==> flow/design.v <==
`timescale 1ns/1ps
module axi_slave #(
	parameter ADDR_WIDTH = 4,
	parameter DATA_WIDTH = 32
)(
	input wire clk,
	input wire rst_n,
	input wire [ADDR_WIDTH-1:0] awaddr,
	input wire awvalid,
	output reg awready,
	input wire [DATA_WIDTH-1:0] wdata,
	input wire wvalid,
	output reg wready,
	output reg bvalid,
	input wire bready,
	output reg write_en,
	output reg [ADDR_WIDTH-1:0] write_addr,
	output reg [DATA_WIDTH-1:0] write_data
);
	reg aw_hs, w_hs;
	always @(posedge clk or negedge rst_n) begin
		if (!rst_n) begin
			awready <= 1'b0;
			wready <= 1'b0;
			bvalid <= 1'b0;
			write_en <= 1'b0;
			write_addr <= 'b0;
			write_data <= 'b0;
			aw_hs <= 1'b0;
			w_hs <= 1'b0;
		end else begin
			if (awvalid && !awready) begin
				awready <= 1'b1;
			end else begin
				awready <= 1'b0;
			end
			if (wvalid && !wready) begin
				wready <= 1'b1;
			end else begin
				wready <= 1'b0;
			end
			aw_hs <= awvalid && awready;
			w_hs <= wvalid && wready;
			if (aw_hs && w_hs) begin
				write_en <= 1'b1;
				write_addr <= awaddr;
				write_data <= wdata;
				bvalid <= 1'b1;
			end else begin
				write_en <= 1'b0;
			end
			if (bvalid && bready) begin
				bvalid <= 1'b0;
			end
		end
	end
endmodule
* From RTL to reports: axi_slave
Tool output for the design above, in the order of the flow.
Lines are those of the file above, counted from 1.
Cell names lack the library's common part.
The mark n/a stands for no value.
- Top :: axi_slave
- Clock port :: clk
- Cell library :: sky130hd
- Library corner :: tt_025C_1v80

* After elaboration
Source: Yosys, flattened and elaborated, memories not mapped. Widths are those after wreduce. Registers that Yosys merges into a memory's read port (data or address) are not register bits. Print and check cells do not count. Equal cells are merged and count once.
- Register bits :: 42
- Input bits :: 41
- Reduce/logical cells :: 9
- Mux-type cells :: 5
** Operator list (count)
- 1-bit logical AND :: 6
- 1-bit two-way mux :: 5
- 1-bit zero test :: 2
- 2-bit nonzero test :: 1

* Depth
Yosys ltp: most cells in a row. Word level: on the elaborated netlist, between registers, memories and ports. Mapped: between sequential cells and ports; inverters and the memories' decode and read muxes count.
- Word-level depth :: 3
- ABC_AREA :: 0
- Gate-level depth with buffers :: 4
- Gate-level depth less buffers :: 2

* After synthesis
Yosys stat after the flow's synthesis: flattened, memories mapped to cells. It holds for the ABC_AREA given above (unset counts as 0); a run with the other value may have another netlist.
Totals and module areas in this step are rounded.
** Cell types (count)
- dfrtp_1 :: 42
- mux2_4 :: 18
- mux2_2 :: 18
- buf_6 :: 3
- and2_1 :: 2
- nor2b_1 :: 2
- mux2i_1 :: 1
- buf_2 :: 1
- inv_1 :: 1
- nand2_1 :: 1
- Mapped area :: 1600 um^2
- Buffers :: 4
- Flip-flops :: 42
- Cells in the netlist :: 89
- Area of sequential cells :: 1100 um^2

* Worst setup path after synthesis
Source: OpenSTA report_checks on the synthesized netlist (no wires, ideal clock, input and output delay 20% of the period each), path of least setup slack; recovery checks are left aside. Register names are those of the netlist, which keeps one name where synthesis merged equal registers.
- Path type :: reg-to-reg
- From :: reg aw_hs
- To :: reg write_data[10]
- Slack :: 1.296 ns
- Data arrival time :: 1.019 ns
- Stages on the path :: 5
- Period :: 2.44 ns
- Path delay :: 1.144 ns
- Synthesis period reached :: 1.144 ns
"path delay" is the arrival time less input delay plus setup time.
"stages on the path" counts driving pins, that of a launching flip-flop among them; a cell with two outputs on the path counts twice.
"synthesis period reached" is the clock period less the worst setup slack; recovery checks do not enter. This is arithmetic on one report: input and output delays are still those of the set period (20% each).
The rows between start and end are the longest chain of elaborated cells between them; the timing report does not say that the signal goes this way. Where chains are equally long, one stands for them.
A line is the first line of the expression or statement that the cell stems from. Yosys adds cells for indexed reads and writes and turns some case tables into memories.
- Cells stage by stage :: dfrtp_1 > nand2_1 > buf_6 > buf_6 > mux2_4
- Cells in the longest elaborated chain :: 1
- Elaborated cells between the ends (all ways) :: 1
- Source lines of those cells :: 1
** RTL lines, path after synthesis
- start, declared :: RTL line 20 : reg aw_hs, w_hs;
- start, assigned :: RTL line 29 : aw_hs <= 1'b0;
- start, assigned :: RTL line 42 : aw_hs <= awvalid && awready;
- 1-bit logical AND :: RTL line 44 : if (aw_hs && w_hs) begin
- end, assigned :: RTL line 28 : write_data <= 'b0;
- end, assigned :: RTL line 47 : write_data <= wdata;
- end, declared :: RTL line 18 : output reg [DATA_WIDTH-1:0] write_data

* Timing after layout
Path of least setup slack in the final report of flow run A (OpenROAD, finished layout, wires in). Where an end is a register, its clock arrival counts in the times.
- Path type :: reg-to-reg
- From :: reg w_hs
- To :: reg write_data[1]
- Data arrival time :: 1.41 ns
- Stages on the path :: 4
- Slack :: -0.11 ns
- Period :: 1.06 ns
The rows between start and end are the longest chain of elaborated cells between them; the timing report does not say that the signal goes this way. Where chains are equally long, one stands for them.
- Cells stage by stage :: dfrtp_1 > nand2_4 > buf_12 > mux2_2
- Cells in the longest elaborated chain :: 1
- Elaborated cells between the ends (all ways) :: 1
- Source lines of those cells :: 1
** RTL lines, path after layout
- start, declared :: RTL line 20 : reg aw_hs, w_hs;
- start, assigned :: RTL line 30 : w_hs <= 1'b0;
- start, assigned :: RTL line 43 : w_hs <= wvalid && wready;
- 1-bit logical AND :: RTL line 44 : if (aw_hs && w_hs) begin
- end, assigned :: RTL line 28 : write_data <= 'b0;
- end, assigned :: RTL line 47 : write_data <= wdata;
- end, declared :: RTL line 18 : output reg [DATA_WIDTH-1:0] write_data

Lab notebook: axi_slave

Settings and measured results of 2 stored flow runs for module axi_slave (sky130hd), not sorted in any way. The constraints put input and output delay at 20% of the set period each and load the outputs with 0.01 pF.
"achieved clock period" is the run's clock period less its worst setup slack. It is reckoned from that one timing run; input and output delays stay at 20% of the period that was set.
"total power after layout" rests on the timing tool's default activity at the inputs, not on a simulated workload.
Results are given in rounded form.

** Flow run A
- Settings :: period_ns=1.06; CORE_UTILIZATION=51; PLACE_DENSITY_LB_ADDON=0.24; ABC_AREA=0; CAP_MARGIN=35; CORE_MARGIN=2; SLEW_MARGIN=20
- Standard-cell area after layout :: 2,700 um^2
- Total power after layout :: 4.8 mW
- Chip area after synthesis (Yosys) :: 1,600 um^2
- Utilization of the finished layout :: 88 %
- Achieved clock period :: 1.169 ns
- Summed negative setup slack :: -4.5 ns
- Die footprint :: 3,600 um^2
- Worst setup slack after layout :: -0.11 ns

** Flow run B
- Settings :: period_ns=2.05; CORE_UTILIZATION=50; SETUP_SLACK_MARGIN=0.23; PLACE_DENSITY=0.71; CORE_ASPECT_RATIO=0.88; CELL_PAD_IN_SITES_GLOBAL_PLACEMENT=3; CELL_PAD_IN_SITES_DETAIL_PLACEMENT=0; TNS_END_PERCENT=85; ABC_AREA=1; GPL_TIMING_DRIVEN=1; CTS_CLUSTER_SIZE=70; CTS_CLUSTER_DIAMETER=265; CAP_MARGIN=35; CORE_MARGIN=2; SLEW_MARGIN=20
- Outcome :: stopped before the end: placement reported GPL-0301
