==> flow/design.v <==
`timescale 1ns/1ps
module axi_slave_write_fsm #(
	parameter ADDR_WIDTH = 4,
	parameter DATA_WIDTH = 32
)(
	input wire clk,
	input wire rst_n,
	input wire [ADDR_WIDTH-1:0] awaddr,
	input wire awvalid,
	output reg awready,
	input wire [DATA_WIDTH-1:0] wdata,
	input wire wvalid,
	output reg wready,
	output reg [1:0] bresp,
	output reg bvalid,
	input wire bready,
	output reg wr_en,
	output reg [ADDR_WIDTH-1:0] wr_addr,
	output reg [DATA_WIDTH-1:0] wr_data
);
	localparam IDLE = 2'b00;
	localparam WRITE = 2'b01;
	localparam RESP = 2'b10;
	reg [1:0] state, next_state;
	always @(posedge clk or negedge rst_n) begin
		if (!rst_n)
			state <= IDLE;
		else
			state <= next_state;
	end
	always @(*) begin
		next_state = state;
		case (state)
			IDLE: begin
			   if (awvalid && wvalid) 
					next_state = WRITE;
			end
			WRITE: begin
			   next_state = RESP;
			end
			RESP: begin
				if (bready) 
					next_state = IDLE;
			end
		endcase
	end
	always @(posedge clk or negedge rst_n) begin
		if (!rst_n) begin
			awready <= 0;
			wready <= 0;
			bvalid <= 0;
			bresp <= 2'b00;
			wr_en <= 0;
			wr_addr <= 0;
			wr_data <= 0;
		end else begin
			awready <= 0;
			wready <= 0;
			bvalid <= 0;
			wr_en <= 0;
			case (state)
				IDLE: begin
					awready <= 1;
					wready <= 1;
					if (awvalid && wvalid) begin
						wr_en <= 1;
						wr_addr <= awaddr;
						wr_data <= wdata;
					end
				end
				WRITE: begin
					bvalid <= 1;
					bresp <= 2'b00;   
				end		
			endcase
		end
	end
endmodule
`timescale 1ns/1ps
module reg_block #(
	parameter ADDR_WIDTH = 4,
	parameter DATA_WIDTH = 32,
	parameter REG_NUM = 4
)(
	input wire clk,
	input wire rst_n,
	input wire wr_en,
	input wire [ADDR_WIDTH-1:0] wr_addr,
	input wire [DATA_WIDTH-1:0] wr_data
);
	reg [DATA_WIDTH-1:0] reg_array [0: REG_NUM-1];
	integer i;
	always @(posedge clk or negedge rst_n) begin
		if (!rst_n) begin
			for (i = 0; i < REG_NUM; i = i + 1) begin
				reg_array[i] <= {DATA_WIDTH{1'b0}};
			end
		end else if (wr_en) begin
			if (wr_addr[ADDR_WIDTH-1:2] < REG_NUM) begin
				reg_array[wr_addr[ADDR_WIDTH-1:2]] <= wr_data;
			end
		end
	end
endmodule
`timescale 1ns/1ps
module top_axi_slave # (
	parameter ADDR_WIDTH = 4,
	parameter DATA_WIDTH = 32
)(
	input wire clk,
	input wire rst_n,
	input wire [ADDR_WIDTH-1:0] s_axi_awaddr,
	input wire s_axi_awvalid,
	output wire s_axi_awready,
	input wire [DATA_WIDTH-1:0] s_axi_wdata,
	input wire s_axi_wvalid,
	output wire s_axi_wready,
	output wire [1:0] s_axi_bresp,
	output wire s_axi_bvalid,
	input wire s_axi_bready,
	output wire wr_en,
	output wire [ADDR_WIDTH-1:0] wr_addr,
	output wire [DATA_WIDTH-1:0] wr_data
);
	axi_slave_write_fsm #(
		.ADDR_WIDTH(ADDR_WIDTH),
		.DATA_WIDTH(DATA_WIDTH)
	) u_axi_slave_fsm (
		.clk (clk),
		.rst_n (rst_n),
		.awaddr (s_axi_awaddr),
		.awvalid (s_axi_awvalid),
		.awready (s_axi_awready),
		.wdata (s_axi_wdata),
		.wvalid (s_axi_wvalid),
		.wready (s_axi_wready),
		.bresp (s_axi_bresp),
		.bvalid (s_axi_bvalid),
		.bready (s_axi_bready),
		.wr_en (wr_en),
		.wr_addr (wr_addr),
		.wr_data (wr_data)
	);
	reg_block #(
		.ADDR_WIDTH(ADDR_WIDTH),
		.DATA_WIDTH(DATA_WIDTH)
	) u_reg_block (
		.clk (clk),
		.rst_n (rst_n),
		.wr_en(wr_en),
		.wr_addr(wr_addr),
		.wr_data(wr_data)
	);
endmodule
## From RTL to reports: top_axi_slave

Tool output for the design above, in the order of the flow.
Line numbers count from 1 in the design file above.
Library cell names are shortened.
The mark -- stands for no value.

- Top: top_axi_slave
- Clock port: clk
- Cell library: sky130hd
- Library corner: tt_025C_1v80

## Word level

Counts by Yosys on the flattened word-level netlist (proc, flatten, opt, wreduce). Print and check cells are left out. Cells with the same type and inputs are merged into one.

- Eq/ne operators: 4
- Multiplexer cells: 7
- Reductions and logical operators: 5

Operator list:

| cell | count |
|---|---|
| 2-bit case mux with 3-bit select | 1 |
| 2-bit two-way mux | 2 |
| 1-bit two-way mux | 4 |
| 3-bit AND reduction | 1 |
| 3-bit nonzero test | 1 |
| 2-bit by 1-bit equality test with 1-bit output with constant B | 1 |
| 2-bit by 1-bit != test with 1-bit output with constant B | 1 |
| 2-bit equality test with constant B | 1 |
| 2-bit != test with constant B | 1 |
| 2-bit zero test | 1 |
| 2-bit AND reduction | 1 |
| 1-bit logical AND | 1 |

- Register bits: 41
- Cells after elaboration: 22

## Logic depth

Yosys ltp: most cells in a row. Word level: on the elaborated netlist, between registers, memories and ports. Mapped: between sequential cells and ports; inverters and the memories' decode and read muxes count.

- Word-level depth: 3
- ABC_AREA: 0
- Gate-level depth with buffers: 3

## Mapped cells and area

Source: synth_stat.txt of the flow (Yosys; design flattened, memories mapped). It holds for the ABC_AREA given above (unset counts as 0); a run with the other value may have another netlist.
Totals and module areas in this step are rounded.

Cell types:

| type | count | area in all (µm²) |
|---|---|---|
| dfrtp_1 | 40 | 1,000.96 |
| mux2_4 | 29 | 435.418 |
| mux2_2 | 7 | 78.826 |
| buf_6 | 3 | 33.782 |
| dfstp_2 | 1 | 26.275 |
| buf_4 | 3 | 22.522 |
| nand3_4 | 1 | 17.517 |
| a22o_1 | 1 | 8.758 |
| a21o_1 | 1 | 7.507 |
| inv_1 | 2 | 7.507 |
| conb_1 | 1 | 3.754 |
| nand2_1 | 1 | 3.754 |

- Standard cells after synthesis: 90
- Chip area (Yosys): 0.001647 mm²
- Area of sequential cells: 0.001027 mm²
- Mapped flip-flops: 41
- Buffer cells: 6

By module: a second synthesis without flattening, with its own total; a netlist apart from the flattened one above.

- Cells (unflattened synthesis): 90
- Area total of the unflattened synthesis: 0.001647 mm²

Each row is one instance without its submodules.

By module:

| module | instances | cells | area (mm²) | sequential area (mm²) |
|---|---|---|---|---|
| axi_slave_write_fsm | 1 | 90 | 0.001647 | 0.001027 |
| top_axi_slave | 1 | 0 | 0 | 0 |

## Worst setup path after synthesis

OpenSTA on the mapped netlist: ideal clock, no wires. The path of least setup slack (recovery checks aside). Input and output delay are each 20% of the period. Register names are those of the netlist, which keeps one name where synthesis merged equal registers.

- Path type: reg2reg
- Start point: reg u_axi_slave_fsm.state
- End point: reg u_axi_slave_fsm.wr_addr[0]
- Clock period: 1.47 ns
- Launch time at the first pin: 0.000 ns
- Arrival time: 1.137 ns
- Setup slack: 0.207 ns
- Path delay: 1.262 ns
- Stages on the path: 4
- Synthesis period reached: 1.263 ns

"path delay" = arrival - input delay + setup time.
"stages on the path": output pins that drive a net of the path, with the launching flip-flop's if there is one; two outputs of one cell count as two.
"synthesis period reached" = period - worst setup slack (recovery checks aside). The figure is calculated, with input and output delays left at 20% of the set period.
An end named without its bit number is one bit of that signal or, where synthesis recoded a state register, one of its new flip-flops.

- Path through: dfstp_2 nand3_4 buf_6 mux2_4

Ends and longest elaborated chain, post-synthesis:

| what | line | source |
|---|---|---|
| start: declaration | 24 | `reg [1:0] state, next_state;` |
| start: assignment | 27 | `state <= IDLE;` |
| start: assignment | 29 | `state <= next_state;` |
| end: assignment | 54 | `wr_addr <= 0;` |
| end: assignment | 67 | `wr_addr <= awaddr;` |
| end: declaration | 18 | `output reg [ADDR_WIDTH-1:0] wr_addr,` |

No chain of elaborated cells between the ends is given.

## Timing after layout

From the final timing report of record 1: the path of least setup slack in the routed layout; clock arrival at registers is part of the times.

- Path type: reg2reg
- Start point: reg u_axi_slave_fsm.state
- End point: reg u_axi_slave_fsm.wr_data[4]
- Clock period: 0.904 ns
- Launch time at the first pin: 0.29 ns
- Arrival time: 1.46 ns
- Setup slack: -0.38 ns
- Stages on the path: 4

An end named without its bit number is one bit of that signal or, where synthesis recoded a state register, one of its new flip-flops.

- Path through: dfstp_2 nand3_4 buf_12 mux2_4

Ends and longest elaborated chain, after layout:

| what | line | source |
|---|---|---|
| start: declaration | 24 | `reg [1:0] state, next_state;` |
| start: assignment | 27 | `state <= IDLE;` |
| start: assignment | 29 | `state <= next_state;` |
| end: assignment | 55 | `wr_data <= 0;` |
| end: assignment | 68 | `wr_data <= wdata;` |
| end: declaration | 19 | `output reg [DATA_WIDTH-1:0] wr_data` |

No chain of elaborated cells between the ends is given.

==> results <==
Design top_axi_slave on sky130hd. What follows are 2 stored runs of the flow, each under its own settings; their order means nothing. The constraints put input and output delay at 20% of the set period each and load the outputs with 0.01 pF.
"achieved clock period": clock period set for the run, less the worst setup slack. It is reckoned from that one timing run; input and output delays stay at 20% of the period that was set.
"allowed time less slack (worst setup path)": the worst setup path's part of the clock period (all of it between registers, 20% less for each end at a port) less its slack. A launch clock that arrives late makes it longer, a capture clock that arrives late makes it shorter.
"power" is the tool's figure for a default switching activity; nothing was simulated.
Results are given in rounded form.
A setting shown as -- is not set for that run.

| name | record 1 | record 2 |
|---|---|---|
| period_ns | 0.904 | 1.02 |
| CORE_UTILIZATION | 20 | 41 |
| PLACE_DENSITY | 0.79 | -- |
| TNS_END_PERCENT | 20 | -- |
| GPL_TIMING_DRIVEN | 1 | 0 |
| GPL_ROUTABILITY_DRIVEN | 1 | -- |
| CTS_CLUSTER_SIZE | 47 | -- |
| CTS_CLUSTER_DIAMETER | 251 | 333 |
| SLEW_MARGIN | 5 | 20 |
| MIN_ROUTING_LAYER | met2 | met2 |
| MAX_ROUTING_LAYER | met5 | -- |
| CAP_MARGIN | 20 | 20 |
| CORE_MARGIN | 2 | 2 |
| SETUP_SLACK_MARGIN | -- | -0.07 |
| PLACE_DENSITY_LB_ADDON | -- | 0.08 |
| ABC_AREA | -- | 0 |
| achieved clock period (ns) | 1.281 | 1.264 |
| post-route utilization (%) | 33.2 | 65.4 |
| total negative setup slack (ns) | -15.84 | -8.205 |
| power (mW) | 3.237 | 2.969 |
| post-synthesis cell area (mm²) | 0.001647 | 0.001647 |
| allowed time less slack (worst setup path) (ns) | 1.28 | 1.26 |
| critical path type | reg2reg | reg2reg |
| setup slack of the worst path (ns) | -0.377 | -0.244 |
| standard-cell area of the final layout (mm²) | 0.002689 | 0.002577 |
| overall die area (mm²) | 0.008975 | 0.004539 |
